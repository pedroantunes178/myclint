==> flow/design.v <==
`timescale 1ns / 1ps
module myclint #(
    parameter ADDR_W  = 32,
    parameter DATA_W  = 32,
    parameter N_CORES = 1
) (
    input                 clk,  
    input                 rt_clk,  
    input                 reset,  
    input                 valid,  
    input  [ADDR_W-1:0]   address,  
    input  [DATA_W-1:0]   wdata,  
    input  [DATA_W/8-1:0] wstrb,  
    output [DATA_W-1:0]   rdata,  
    output                ready,  
    output [N_CORES-1:0]  mtip,  
    output [N_CORES-1:0]  msip   
);
  localparam AddrSelWidth = (N_CORES == 1) ? 1 : $clog2(N_CORES);
  localparam [15:0] MSIP_BASE     = 16'h0;
  localparam [15:0] MTIMECMP_BASE = 16'h4000;
  localparam [15:0] MTIME_BASE    = 16'hbff8;
  wire   write;
  assign write = (wstrb == {4'hF});
  reg [DATA_W-1:0] rdata_reg;
  assign rdata = rdata_reg;
  always @ ( posedge clk )
    if (reset) rdata_reg <= {DATA_W{1'b0}};
  reg [63:0]        mtime_reg;
  reg [63:0]        mtimecmp_reg [N_CORES-1:0];
  reg [N_CORES-1:0] mtip_reg;
  reg               timer_rsp;
  reg               timecmp_rsp;
  wire increment_timer;
  assign mtip = mtip_reg;
  integer k, c;
  always @ ( * ) begin
    if (reset)
      for (k=0; k<N_CORES; k=k+1) begin
        mtip_reg[k] = {1'b0};
      end
    else
      for (k=0; k<N_CORES; k=k+1) begin
        mtip_reg[k] = (mtime_reg >= mtimecmp_reg[k][63:0]);
      end
  end
  always @ ( posedge clk ) begin
    if (reset) begin
      for (c=0; c<N_CORES; c=c+1) begin
        mtimecmp_reg[c] <= {64{1'b1}};
      end
    end else if (valid && (address[15:0]>=MTIMECMP_BASE) && (address[15:0]<(MTIMECMP_BASE+8*N_CORES))) begin
      if (write)
        mtimecmp_reg[address[AddrSelWidth+2:3]][(address[2]+1)*DATA_W-1 -:DATA_W] <= wdata;
      else
        rdata_reg <= mtimecmp_reg[address[AddrSelWidth+2:3]][(address[2]+1)*DATA_W-1 -: DATA_W];
      timecmp_rsp <= 1;
    end else begin
      timecmp_rsp <= 0;
    end
  end
  always @ ( posedge clk ) begin
    if (increment_timer) begin
      mtime_reg <= mtime_reg + 1;
    end
    if (reset) begin
      mtime_reg <= {64{1'b0}};
    end else if (valid && (address[15:0]>=MTIME_BASE) && (address[15:0]<(MTIME_BASE+8))) begin
      if (write)
        mtime_reg[(address[2]+1)*DATA_W-1 -: DATA_W] <= wdata;
      else
        rdata_reg <= mtime_reg[(address[2]+1)*DATA_W-1 -: DATA_W];
      timer_rsp <= 1;
    end else begin
      timer_rsp <= 0;
    end
  end
  reg [N_CORES-1:0] msip_reg;
  reg               msip_rsp;
  assign msip = msip_reg;
  integer j;
  always @ ( posedge clk ) begin
    if (reset) begin
      for (j=0; j<N_CORES; j=j+1) begin
        msip_reg[j] <= {1'b0};
      end
    end else if (valid && (address[15:0]>=MSIP_BASE) && (address[15:0]<(MSIP_BASE+4*N_CORES))) begin
      if (write) begin
        msip_reg[address[AddrSelWidth+1:2]] <= wdata[0];
      end else begin
        rdata_reg <= {{31{1'b0}}, msip_reg[address[AddrSelWidth+1:2]]};
      end
      msip_rsp <= 1;
    end else begin
      msip_rsp <= 0;
    end
  end
  reg ready_reg;
  always @ ( posedge clk )
    ready_reg <= msip_rsp || timer_rsp || timecmp_rsp;
  assign ready = ready_reg;
  localparam STAGES = 2;
  wire rtc_value;
  reg  rtc_previous;
  reg  [STAGES-1:0] rtc_states;
  assign increment_timer =  rtc_value & (~rtc_previous);  
  assign rtc_value = rtc_states[STAGES-1];
  always @( posedge clk ) begin
    if (reset)
        rtc_states <= {STAGES{1'b0}};
    else
        rtc_states <= {rtc_states[STAGES-2:0], rt_clk};
  end
  always @( posedge clk ) begin
    if (reset)
        rtc_previous <= 1'b0;
    else
        rtc_previous <= rtc_value;
  end
endmodule
* Step by step through the tools: myclint
What the tools print for myclint, step after step.
Line numbers count from 1 in the design file above.
A cell with - has no value.
- Design top :: myclint
- Clock input :: clk
- Library :: sky130hd
- Library corner :: tt_025C_1v80

* Word level
Counts by Yosys on the flattened word-level netlist (proc, flatten, opt, wreduce; memories kept). Register bits leave out memories and registers merged into their read ports (data or address); mux counts leave out enables and synchronous resets folded into registers. Print and check cells are left out. Cells with the same type and inputs are merged into one.
Yosys's memory passes give these memory sizes; they may raise the number of words (mostly to a power of two), join words into wider ones and drop unused or constant bits.
- Reductions and logical operators :: 10
- Bitwise gates (word level) :: 8
- Equal/unequal tests :: 1
- Shift operators :: 6
- Mux-type cells :: 16
- Order comparisons :: 7
- Add/sub/neg operators :: 7
** Operator list (number)
- 64-bit two-way mux :: 11
- 32-bit by 32-bit left shift with 64-bit output :: 1
- 32-bit by 32-bit left shift with 64-bit output with constant A :: 1
- 32-bit by 33-bit variable shift with 64-bit output :: 1
- 32-bit by 33-bit variable shift with 64-bit output with constant A :: 1
- 64-bit by 1-bit adder with 64-bit output with constant B :: 1
- 64-bit >= comparator :: 1
- 64-bit bitwise AND :: 1
- 64-bit bitwise OR :: 1
- 64-bit NOT :: 1
- 64-bit OR reduction :: 1
- 32-bit negator with 33-bit output :: 1
- 16-bit by 1-bit >= comparator with 1-bit output with constant B :: 1
- 16-bit by 15-bit >= comparator with 1-bit output with constant B :: 1
- 16-bit by 15-bit < comparator with 1-bit output with constant B :: 1
- 16-bit >= comparator with constant B :: 1
- 16-bit < comparator with constant B :: 1
- 16-bit by 3-bit < comparator with 1-bit output with constant B :: 1
- 9-bit by 7-bit subtractor with 10-bit output with constant B :: 1
- 8-bit by 2-bit adder with 9-bit output with constant B :: 1
- 7-bit by 1-bit subtractor with 8-bit output with constant B :: 1
- 1-bit logical AND :: 6
- 1-bit two-way mux :: 5
- 4-bit equality test with constant B :: 1
- 1-bit by 1-bit adder with 2-bit output with constant B :: 1
- 1-bit bitwise AND :: 2
- 1-bit logical OR :: 2
- 1-bit by 2-bit variable shift with 1-bit output :: 1
Other operator kinds: 5; their cells: 6.
- Bits in registers :: 72
- RAM bits :: 64
- Output and inout port bits :: 35
- Word-level cells :: 64
- Memories :: 1
** Memories
- mtimecmp_reg :: depth 1, width 64, rd ports 1, wr ports 1, line 30 : reg [63:0]        mtimecmp_reg [N_CORES-1:0];

* Longest topological paths
Yosys ltp: most cells in a row. Word level: on the elaborated netlist, between registers, memories and ports. Mapped: between sequential cells and ports; inverters and the memories' decode and read muxes count.
- Depth in word-level cells :: 11
- ABC_AREA :: 0
- Mapped depth :: 8
- Depth with buffers taken out :: 8

* After synthesis
Source: synth_stat.txt of the flow (Yosys; design flattened, memories mapped). It holds for the ABC_AREA given above (unset counts as 0); a run with the other value may have another netlist.
- Flip-flop cells :: 136
- Cells in the netlist :: 883
- Buffer cells :: 67
- Chip area (Yosys) :: 8104.0 sq um
** Cells by type
- sky130_fd_sc_hd__edfxtp_1 :: number 67, area in all 2011.93 sq um
- sky130_fd_sc_hd__dfxtp_1 :: number 69, area in all 1.38E+03 sq um
- sky130_fd_sc_hd__ha_1 :: number 65, area in all 813.28 sq um
- sky130_fd_sc_hd__o21ai_0 :: number 100, area in all 500.48 sq um
- sky130_fd_sc_hd__inv_1 :: number 105, area in all 394.128 sq um
- sky130_fd_sc_hd__xor2_1 :: number 36, area in all 315.302 sq um
- sky130_fd_sc_hd__a211oi_1 :: number 37, area in all 277.766 sq um
- sky130_fd_sc_hd__buf_4 :: number 35, area in all 262.752 sq um
- sky130_fd_sc_hd__nand2_1 :: number 63, area in all 236.477 sq um
- sky130_fd_sc_hd__xnor2_1 :: number 25, area in all 218.96 sq um
- sky130_fd_sc_hd__nor2_1 :: number 52, area in all 195.187 sq um
- sky130_fd_sc_hd__nand4_1 :: number 30, area in all 187.68 sq um
- sky130_fd_sc_hd__nand3_1 :: number 32, area in all 160.154 sq um
- sky130_fd_sc_hd__and3_1 :: number 20, area in all 125.12 sq um
- sky130_fd_sc_hd__a21oi_1 :: number 24, area in all 120.115 sq um
- sky130_fd_sc_hd__clkbuf_1 :: number 25, area in all 93.84 sq um
- sky130_fd_sc_hd__nor3_1 :: number 14, area in all 70.067 sq um
- sky130_fd_sc_hd__nor4_4 :: number 3, area in all 63.811 sq um
Other cell types: 37; their cells: 81.

* Worst setup path after synthesis
OpenSTA on the mapped netlist: ideal clock, no wires. The path of least setup slack (recovery checks aside). Input and output delay are each 20% of the period. Register names are those of the netlist, which keeps one name where synthesis merged equal registers.
- Path type :: input to register
- From :: input port address[15]
- To :: memory mtimecmp_reg[0][0]
- Clock period :: 4370 ps
- Stages :: 5
- Path slack :: 146 ps
- Path buffers :: 0
- Data required time :: 3904 ps
- Delay of the path :: 3350 ps
- Setup time :: 466 ps
- Arrival time :: 3758 ps
- Period reached after synthesis :: 4224 ps
"delay of the path" = arrival - input delay + setup time.
"stages" counts driving pins, that of a launching flip-flop among them; a cell with two outputs on the path counts twice.
"period reached after synthesis" = period - worst setup slack (recovery checks aside). The figure is calculated, with input and output delays left at 20% of the set period.
Between the ends stands the longest chain of elaborated cells between them, by number of cells; it is not shown to be the way that was timed. Of several equally long chains one is given.
Each line given opens the expression or statement behind the cell; cells for indexed reads and writes are added by Yosys, which also makes memories of some case tables.
Only ways into the end's enable, where the timed path ends, are counted here.
- Cell sequence :: sky130_fd_sc_hd__nor4b_1 sky130_fd_sc_hd__nand4_1 sky130_fd_sc_hd__inv_1 sky130_fd_sc_hd__nand3_1 sky130_fd_sc_hd__o21ai_0
- Length of the longest elaborated chain :: 7
** Ends and longest elaborated chain, post-synthesis
- from (decl) :: line 11 : input  [ADDR_W-1:0]   address,
- 16-bit by 15-bit >= comparator with 1-bit output :: line 52 : end else if (valid && (address[15:0]>=MTIMECMP_BASE) && (address[15:0]<(MTIMECMP_BASE+8*N_CORES))) begin
- 1-bit logical AND x2 :: line 52
- 64-bit two-way mux :: line 52
- 64-bit two-way mux :: line 48 : if (reset) begin
- 64-bit OR reduction
- 64-bit two-way mux
- to (decl) :: line 30 : reg [63:0]        mtimecmp_reg [N_CORES-1:0];

* Path in the finished layout
From the final timing report of flow run 1: the path of least setup slack in the routed layout; clock arrival at registers is part of the times.
The path's times are printed in steps of 10 ps; the period is the one set.
- Path type :: register to output
- From :: memory mtimecmp_reg[0][13]
- To :: output port mtip[0]
- Clock period :: 3340 ps
- Arrival time :: 2510 ps
- Path slack :: 160 ps
- Stages :: 11
- Data required time :: 2670 ps
- Path buffers :: 2
Between the ends stands the longest chain of elaborated cells between them, by number of cells; it is not shown to be the way that was timed. Of several equally long chains one is given.
A memory read counts as a cell of the chain, while the word-level depth stops at memories.
- Cell sequence :: sky130_fd_sc_hd__edfxtp_1 sky130_fd_sc_hd__inv_1 sky130_fd_sc_hd__ha_1 sky130_fd_sc_hd__a21o_1 sky130_fd_sc_hd__a21o_1 sky130_fd_sc_hd__a22o_1 sky130_fd_sc_hd__o31ai_1 sky130_fd_sc_hd__nor3b_2 sky130_fd_sc_hd__buf_4 sky130_fd_sc_hd__o21ai_1 sky130_fd_sc_hd__clkbuf_2
- Length of the longest elaborated chain :: 3
** Ends and longest elaborated chain, post-layout
- from (decl) :: line 30 : reg [63:0]        mtimecmp_reg [N_CORES-1:0];
- memory 1 x 64 bit :: line 30
- 64-bit >= comparator :: line 44 : mtip_reg[k] = (mtime_reg >= mtimecmp_reg[k][63:0]);
- 1-bit two-way mux :: line 38 : if (reset)
- to (decl) :: line 16 : output [N_CORES-1:0]  mtip,

Lab notebook: myclint

Module myclint, platform sky130hd: 2 stored runs of the flow (Yosys, OpenROAD) with differing settings, in no particular order. Input and output delays are each 20% of the period that was set; the output load is 0.01 pF.
"period achieved" means the clock period less the worst setup slack. The figure is calculated, with input and output delays left at 20% of the set period.
"time used up by the worst setup path": the worst setup path's part of the clock period (all of it between registers, 20% less for each end at a port) less its slack. A launch clock that arrives late makes it longer, a capture clock that arrives late makes it shorter.
"power consumption" is the tool's figure for a default switching activity; nothing was simulated.
"time used up by the worst setup path" is given in steps of 10 ps.

* Flow run 1
** Files
==> flow/run.sh <==
#!/bin/bash
# the make line also repeats the synthesis and layout settings of config.mk as NAME=value (left out here)
make -C /OpenROAD-flow-scripts/flow DESIGN_CONFIG=/design/flow/config.mk WORK_HOME=/design/flow/orfs CLKGATE_MAP_FILE= finish
==> flow/config.mk <==
export PLATFORM = sky130hd
export DESIGN_NAME = myclint
export DESIGN_NICKNAME = myclint
export VERILOG_FILES = /design/flow/design.v
export SDC_FILE = /design/flow/constraint.sdc
export NUM_CORES = 4
export LEC_CHECK = 0
export CAP_MARGIN = 20
export CELL_PAD_IN_SITES_DETAIL_PLACEMENT = 1
export CORE_MARGIN = 2
export CORE_UTILIZATION = 29
export CTS_CLUSTER_DIAMETER = 314
export GPL_ROUTABILITY_DRIVEN = 0
export PLACE_DENSITY_LB_ADDON = 0.15
export SETUP_SLACK_MARGIN = 0.01
export SLEW_MARGIN = 5
export TNS_END_PERCENT = 20
==> flow/constraint.sdc <==
create_clock -name core_clock -period 3.34 [get_ports {clk}]
set_input_delay 0.6680 -clock core_clock [delete_from_list [all_inputs] [get_ports {clk}]]
set_output_delay 0.6680 -clock core_clock [all_outputs]
set_load 0.01 [all_outputs]
** Results
- Area of the die :: 29297.5 sq um
- Power consumption :: 4.121 mW
- Worst hold slack in the final report :: 426 ps
- Setup slack of the worst path :: 158 ps
- Period achieved :: 3182 ps
- Time used up by the worst setup path :: 2510 ps
- Worst setup path type :: register to output
- Post-layout utilization :: 0.359
- Mapped cell area after synthesis :: 8104.0 sq um

* Flow run 2
** Files
==> flow/run.sh <==
#!/bin/bash
# the make line also repeats the synthesis and layout settings of config.mk as NAME=value (left out here)
make -C /OpenROAD-flow-scripts/flow DESIGN_CONFIG=/design/flow/config.mk WORK_HOME=/design/flow/orfs CLKGATE_MAP_FILE= finish
==> flow/config.mk <==
export PLATFORM = sky130hd
export DESIGN_NAME = myclint
export DESIGN_NICKNAME = myclint
export VERILOG_FILES = /design/flow/design.v
export SDC_FILE = /design/flow/constraint.sdc
export NUM_CORES = 4
export LEC_CHECK = 0
export ABC_AREA = 0
export CAP_MARGIN = 30
export CELL_PAD_IN_SITES_GLOBAL_PLACEMENT = 1
export CORE_MARGIN = 5
export CORE_UTILIZATION = 63
export CTS_CLUSTER_SIZE = 26
export GPL_ROUTABILITY_DRIVEN = 0
export GPL_TIMING_DRIVEN = 1
export MAX_ROUTING_LAYER = met4
export PLACE_DENSITY_LB_ADDON = 0.22
export SLEW_MARGIN = 20
export TNS_END_PERCENT = 90
==> flow/constraint.sdc <==
create_clock -name core_clock -period 6.65 [get_ports {clk}]
set_input_delay 1.3300 -clock core_clock [delete_from_list [all_inputs] [get_ports {clk}]]
set_output_delay 1.3300 -clock core_clock [all_outputs]
set_load 0.01 [all_outputs]
** Results
- Power consumption :: 1.951 mW
- Setup slack of the worst path :: 2064 ps
- Area of the die :: 15231.3 sq um
- Period achieved :: 4586 ps
- Mapped cell area after synthesis :: 8104.0 sq um
- Worst hold slack in the final report :: 458 ps
- Time used up by the worst setup path :: 1930 ps
- Worst setup path type :: input to output
- Post-layout utilization :: 0.735
